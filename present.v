==> flow/design.v <==
`timescale 1ns/1ps
module SUB( output reg [3:0] output_data, input [3:0] input_data);  
always @(input_data) begin
    case(input_data)
            4'h0: output_data = 4'hC;
            4'h1: output_data = 4'h5;
            4'h2: output_data= 4'h6;
            4'h3: output_data= 4'hB;
            4'h4: output_data= 4'h9;
            4'h5: output_data = 4'h0;
            4'h6: output_data = 4'hA;
            4'h7: output_data = 4'hD;
            4'h8: output_data = 4'h3;
            4'h9: output_data = 4'hE;
            4'hA: output_data = 4'hF;
            4'hB: output_data = 4'h8;
            4'hC: output_data = 4'h4;
            4'hD: output_data = 4'h7;
            4'hE: output_data = 4'h1;
            4'hF: output_data = 4'h2;
    endcase 
end
endmodule 
module PERM(output[63:0] output_data, input[63:0] input_data);
assign output_data[0]  = input_data[0];
assign output_data[16]  = input_data[1];
assign output_data[32]  = input_data[2];
assign output_data[48]  = input_data[3];
assign output_data[1]  = input_data[4];
assign output_data[17]  = input_data[5];
assign output_data[33]  = input_data[6];
assign output_data[49]  = input_data[7];
assign output_data[2]  = input_data[8];
assign output_data[18]  = input_data[9];
assign output_data[34] = input_data[10];
assign output_data[50] = input_data[11];
assign output_data[3] = input_data[12];
assign output_data[19] = input_data[13];
assign output_data[35] = input_data[14];
assign output_data[51] = input_data[15];
assign output_data[4] = input_data[16];
assign output_data[20] = input_data[17];
assign output_data[36] = input_data[18];
assign output_data[52] = input_data[19];
assign output_data[5] = input_data[20];
assign output_data[21] = input_data[21];
assign output_data[37] = input_data[22];
assign output_data[53] = input_data[23];
assign output_data[6] = input_data[24];
assign output_data[22] = input_data[25];
assign output_data[38] = input_data[26];
assign output_data[54] = input_data[27];
assign output_data[7] = input_data[28];
assign output_data[23] = input_data[29];
assign output_data[39] = input_data[30];
assign output_data[55] = input_data[31];
assign output_data[8] = input_data[32];
assign output_data[24] = input_data[33];
assign output_data[40] = input_data[34];
assign output_data[56] = input_data[35];
assign output_data[9] = input_data[36];
assign output_data[25] = input_data[37];
assign output_data[41] = input_data[38];
assign output_data[57] = input_data[39];
assign output_data[10] = input_data[40];
assign output_data[26] = input_data[41];
assign output_data[42] = input_data[42];
assign output_data[58] = input_data[43];
assign output_data[11] = input_data[44];
assign output_data[27] = input_data[45];
assign output_data[43] = input_data[46];
assign output_data[59] = input_data[47];
assign output_data[12] = input_data[48];
assign output_data[28] = input_data[49];
assign output_data[44] = input_data[50];
assign output_data[60] = input_data[51];
assign output_data[13] = input_data[52];
assign output_data[29] = input_data[53];
assign output_data[45] = input_data[54];
assign output_data[61] = input_data[55];
assign output_data[14] = input_data[56];
assign output_data[30] = input_data[57];
assign output_data[46] = input_data[58];
assign output_data[62] = input_data[59];
assign output_data[15] = input_data[60];
assign output_data[31] = input_data[61];
assign output_data[47] = input_data[62];
assign output_data[63] = input_data[63];
endmodule
module encrypt(plaintext,key,reset,ciphertext,ready,clk);
input [63:0] plaintext;
input [79:0] key;
input reset;
output [63:0] ciphertext;
output reg ready;
input clk;
reg [63:0] data_register;
reg [79:0] masterkey;
reg[4:0] round;
wire [79:0] next_roundkey;
wire[63:0] permutation_data;
wire[63:0] substitution_data;
SUB s1(.output_data(substitution_data[3:0]),.input_data(ciphertext[3:0]));
SUB s2(.output_data(substitution_data[7:4]),.input_data(ciphertext[7:4]));
SUB s3(.output_data(substitution_data[11:8]),.input_data(ciphertext[11:8]));
SUB s4(.output_data(substitution_data[15:12]),.input_data(ciphertext[15:12]));
SUB s5(.output_data(substitution_data[19:16]),.input_data(ciphertext[19:16]));
SUB s6(.output_data(substitution_data[23:20]),.input_data(ciphertext[23:20]));
SUB s7(.output_data(substitution_data[27:24]),.input_data(ciphertext[27:24]));
SUB s8(.output_data(substitution_data[31:28]),.input_data(ciphertext[31:28]));
SUB s9(.output_data(substitution_data[35:32]),.input_data(ciphertext[35:32]));
SUB s10(.output_data(substitution_data[39:36]),.input_data(ciphertext[39:36]));
SUB s11(.output_data(substitution_data[43:40]),.input_data(ciphertext[43:40]));
SUB s12(.output_data(substitution_data[47:44]),.input_data(ciphertext[47:44]));
SUB s13(.output_data(substitution_data[51:48]),.input_data(ciphertext[51:48]));
SUB s14(.output_data(substitution_data[55:52]),.input_data(ciphertext[55:52]));
SUB s15(.output_data(substitution_data[59:56]),.input_data(ciphertext[59:56]));
SUB s16(.output_data(substitution_data[63:60]),.input_data(ciphertext[63:60]));
PERM p1(.output_data(permutation_data),.input_data(substitution_data));
SUB key_substitution(.output_data(next_roundkey[79:76]), .input_data(masterkey[18:15]));
assign next_roundkey[14:0] = masterkey[33:19];               
assign next_roundkey[19:15] = masterkey[38:34] ^ round;        
assign next_roundkey[60:20] = masterkey[79:39];
assign next_roundkey[75:61] = masterkey[14:0];
assign ciphertext=data_register^masterkey[79:16];
always@(posedge clk)
begin
    if (reset)
    begin
        data_register<=plaintext;
        masterkey<=key;
        ready<=1'b0;
        round<=1;
    end
    if(!reset && !ready)
    begin
        masterkey<=next_roundkey;
        data_register<=permutation_data;
        round=round+1;
        if (round==0)
        begin
            ready<=1;
        end
    end
end
endmodule
Tool chain data of encrypt
What the tools print for encrypt, step after step.
Line numbers count from 1 in the design file above.
Operators: Yosys type, input widths -> output width; for muxes data width and select width s.
Cell names lack the library's common part.
Not given: --
Set-up
  top: encrypt
  clock: clk
  standard-cell library: sky130hd
  corner: tt_025C_1v80

Word-level counts
Yosys after proc, flatten, opt, wreduce and memory -nomap, before mapping. Print and check cells are not counted. Equal cells are merged and count once.
Memory sizes are those after Yosys's memory passes, which may raise the word count (mostly to a power of two), join words into wider ones and drop unused or constant bits.
Operators by class
  reductions and logical operators: 5
  bitwise logic cells: 2
  $add $sub $neg: 1
  multiplexer cells: 8
Operators with widths (number)
  $mux 80: 2
  $mux 64: 2
  $xor 64x64->64: 1
  $add 5x1->5 const B: 1
  $xor 5x5->5: 1
  $logic_not 5->1: 1
  $mux 4: 1
  $mux 1: 3
  $logic_not 1->1: 2
  $reduce_bool 2->1: 1
  $logic_and 1x1->1: 1
Storage and ports
  clocked read ports x word width: 4
  memory cells: 17
  output and inout port bits: 65
  input bits: 146
  bits in registers: 150
  ROM bits: 1088
Memories
  (name not given): words 16, bits a word 4, rd ports 1, wr ports 0, line 4  | case(input_data)
  (name not given): words 16, bits a word 4, rd ports 1, wr ports 0, line 4
  (name not given): words 16, bits a word 4, rd ports 1, wr ports 0, line 4
  (name not given): words 16, bits a word 4, rd ports 1, wr ports 0, line 4
  (name not given): words 16, bits a word 4, rd ports 1, wr ports 0, line 4
  (name not given): words 16, bits a word 4, rd ports 1, wr ports 0, line 4
Further memories, not shown: 11.

Depth
Longest topological path by Yosys (ltp), each cell counted once; first at word level (registers and memories cut), then after technology mapping (sequential cells cut; the memories' decode and read muxes count).
Logic depth
  depth after elaboration: 4
  ABC_AREA: 0
  gate-level depth with buffers: 11
  gate-level depth less buffers: 9

Mapped cells and area
The flow's flattened synthesis, as Yosys stat reports it; memories are mapped. The netlist is that of the ABC_AREA named above (0 if unset); the other value can give another one.
Totals and module areas in this step are rounded.
Mapped netlist
  standard cells after synthesis: 954
  sequential part of the area: 0.00457 mm^2
  synthesis area: 0.00997 mm^2
  mapped flip-flops: 154
  buffer cells: 33
Cell types (number)
  edfxtp_1: 149
  nand2_1: 322
  ha_1: 87
  mux4_2: 32
  xnor2_1: 69
  mux2i_1: 39
  inv_1: 83
  o21ai_0: 47
  xor2_1: 16
  dfxtp_1: 5
  a21oi_1: 17
  nor3_1: 16
  mux2_2: 7
  buf_2: 15
  clkbuf_1: 16
  xor2_2: 3
  a221oi_4: 1
  nand2b_1: 4
Not listed: further types 22, cells in them 26.
The figures by module come from a second, unflattened synthesis with its own total; it is not the netlist above.
Unflattened totals
  cell total of the unflattened synthesis: 766
  area total of the unflattened synthesis: 0.0107 mm^2
Each row is one instance without its submodules.
Modules
  encrypt: times used 1, cells 396, area 0.00706 mm^2
  SUB: times used 17, cells 18, area 0.000185 mm^2
  PERM: times used 1, cells 64, area 0.00048 mm^2

Worst setup path after synthesis
OpenSTA on the mapped netlist: ideal clock, no wires. The path of least setup slack (recovery checks aside). Input and output delay are each 20% of the period. Register names are those of the netlist, which keeps one name where synthesis merged equal registers.
Timing after synthesis
  path type: input to register
  start point: input port reset
  end point: register (no name shown)
  buffers on the path: 1
  clock period: 5.32 ns
  slack: -0.161 ns
  driving pins on the path: 5
  data required time: 5.248 ns
  data arrival time: 5.410 ns
  delay of the path: 4.418 ns
  synthesis period reached: 5.481 ns
"delay of the path" = arrival - input delay + setup time.
"driving pins on the path": output pins that drive a net of the path, with the launching flip-flop's if there is one; two outputs of one cell count as two.
"synthesis period reached" = period - worst setup slack (recovery checks aside). The figure is calculated, with input and output delays left at 20% of the set period.
Between the ends stands the longest chain of elaborated cells between them, by number of cells; it is not shown to be the way that was timed. Of several equally long chains one is given.
Each line given opens the expression or statement behind the cell; cells for indexed reads and writes are added by Yosys, which also makes memories of some case tables.
On the way, after synthesis
  cells stage by stage: clkbuf_1 nand2b_1 a21oi_1 a221oi_1 a2bb2oi_1
  length of the longest elaborated chain: 4
RTL lines, path after synthesis
  from (decl): line 93  | input reset;
  $logic_not 1->1: line 135  | if(!reset && !ready)
  $logic_and 1x1->1: line 135
  $mux 80: line 135
  $mux 4

Worst path after layout
Path of least setup slack in the final report of run A (OpenROAD, finished layout, wires in). Where an end is a register, its clock arrival counts in the times.
Timing after layout
  path type: register to output
  start point: register masterkey[23]
  end point: output port ciphertext[7]
  data required time: 5.16 ns
  data arrival time: 2.34 ns
  buffers on the path: 1
  external output delay: 1.29 ns
  slack: 2.82 ns
  driving pins on the path: 3
  clock period: 6.45 ns
Between the ends stands the longest chain of elaborated cells between them, by number of cells; it is not shown to be the way that was timed. Of several equally long chains one is given.
On the way, after layout
  cells stage by stage: edfxtp_1 xor2_1 clkdlybuf4s50_1
  length of the longest elaborated chain: 1
RTL lines, path after layout
  from (decl): line 98  | reg [79:0] masterkey;
  from (assign): line 131  | masterkey<=key;
  from (assign): line 137  | masterkey<=next_roundkey;
  $xor 64x64->64: line 125  | assign ciphertext=data_register^masterkey[79:16];
  to (decl): line 94  | output [63:0] ciphertext;

Data sheet: physical implementation of encrypt

Record of 2 stored runs of the RTL-to-layout flow on encrypt, platform sky130hd. The runs are unordered. Constraints: input delay and output delay 20% of the set period each, output load 0.01 pF.
"period achieved" is the run's clock period less its worst setup slack. It is reckoned from that one timing run; input and output delays stay at 20% of the period that was set.
"critical setup path time": the worst setup path's part of the clock period (all of it between registers, 20% less for each end at a port) less its slack. A launch clock that arrives late makes it longer, a capture clock that arrives late makes it shorter.
By "power" is meant OpenSTA's value without simulated activity: inputs other than the clock are taken to toggle once in ten clock periods, and the tool carries that through the logic.
Measured values are rounded.

==> run A: settings <==
{ "period_ns": 6.45, "SETUP_SLACK_MARGIN": 1.27, "CAP_MARGIN": 20, "CORE_MARGIN": 2, "CORE_UTILIZATION": 40, "SLEW_MARGIN": 20 }
==> run A: results <==
period achieved: 3.635 ns
final design utilization: 0.533
total negative slack: 0.000 ns
power: 0.00647 W
smallest setup slack: 2.82 ns
smallest hold slack: 0.512 ns
mapped cell area after synthesis: 0.00997 mm^2
overall die area: 0.0262 mm^2
critical setup path time: 2.34 ns
kind of the worst setup path: register to output
area of the standard cells in the finished layout: 0.013 mm^2

==> run B: settings <==
{ "period_ns": 9.46, "CORE_UTILIZATION": 23, "SETUP_SLACK_MARGIN": 2.45, "CELL_PAD_IN_SITES_GLOBAL_PLACEMENT": 1, "TNS_END_PERCENT": 25, "ABC_AREA": 1, "CTS_CLUSTER_SIZE": 69, "CAP_MARGIN": 5, "MAX_ROUTING_LAYER": "met5", "CORE_MARGIN": 2, "SLEW_MARGIN": 20 }
==> run B: results <==
period achieved: 4.600 ns
final design utilization: 0.306
total negative slack: 0.000 ns
power: 0.00408 W
smallest setup slack: 4.86 ns
smallest hold slack: 0.518 ns
mapped cell area after synthesis: 0.0103 mm^2
overall die area: 0.0463 mm^2
critical setup path time: 2.71 ns
kind of the worst setup path: input to register
area of the standard cells in the finished layout: 0.0135 mm^2
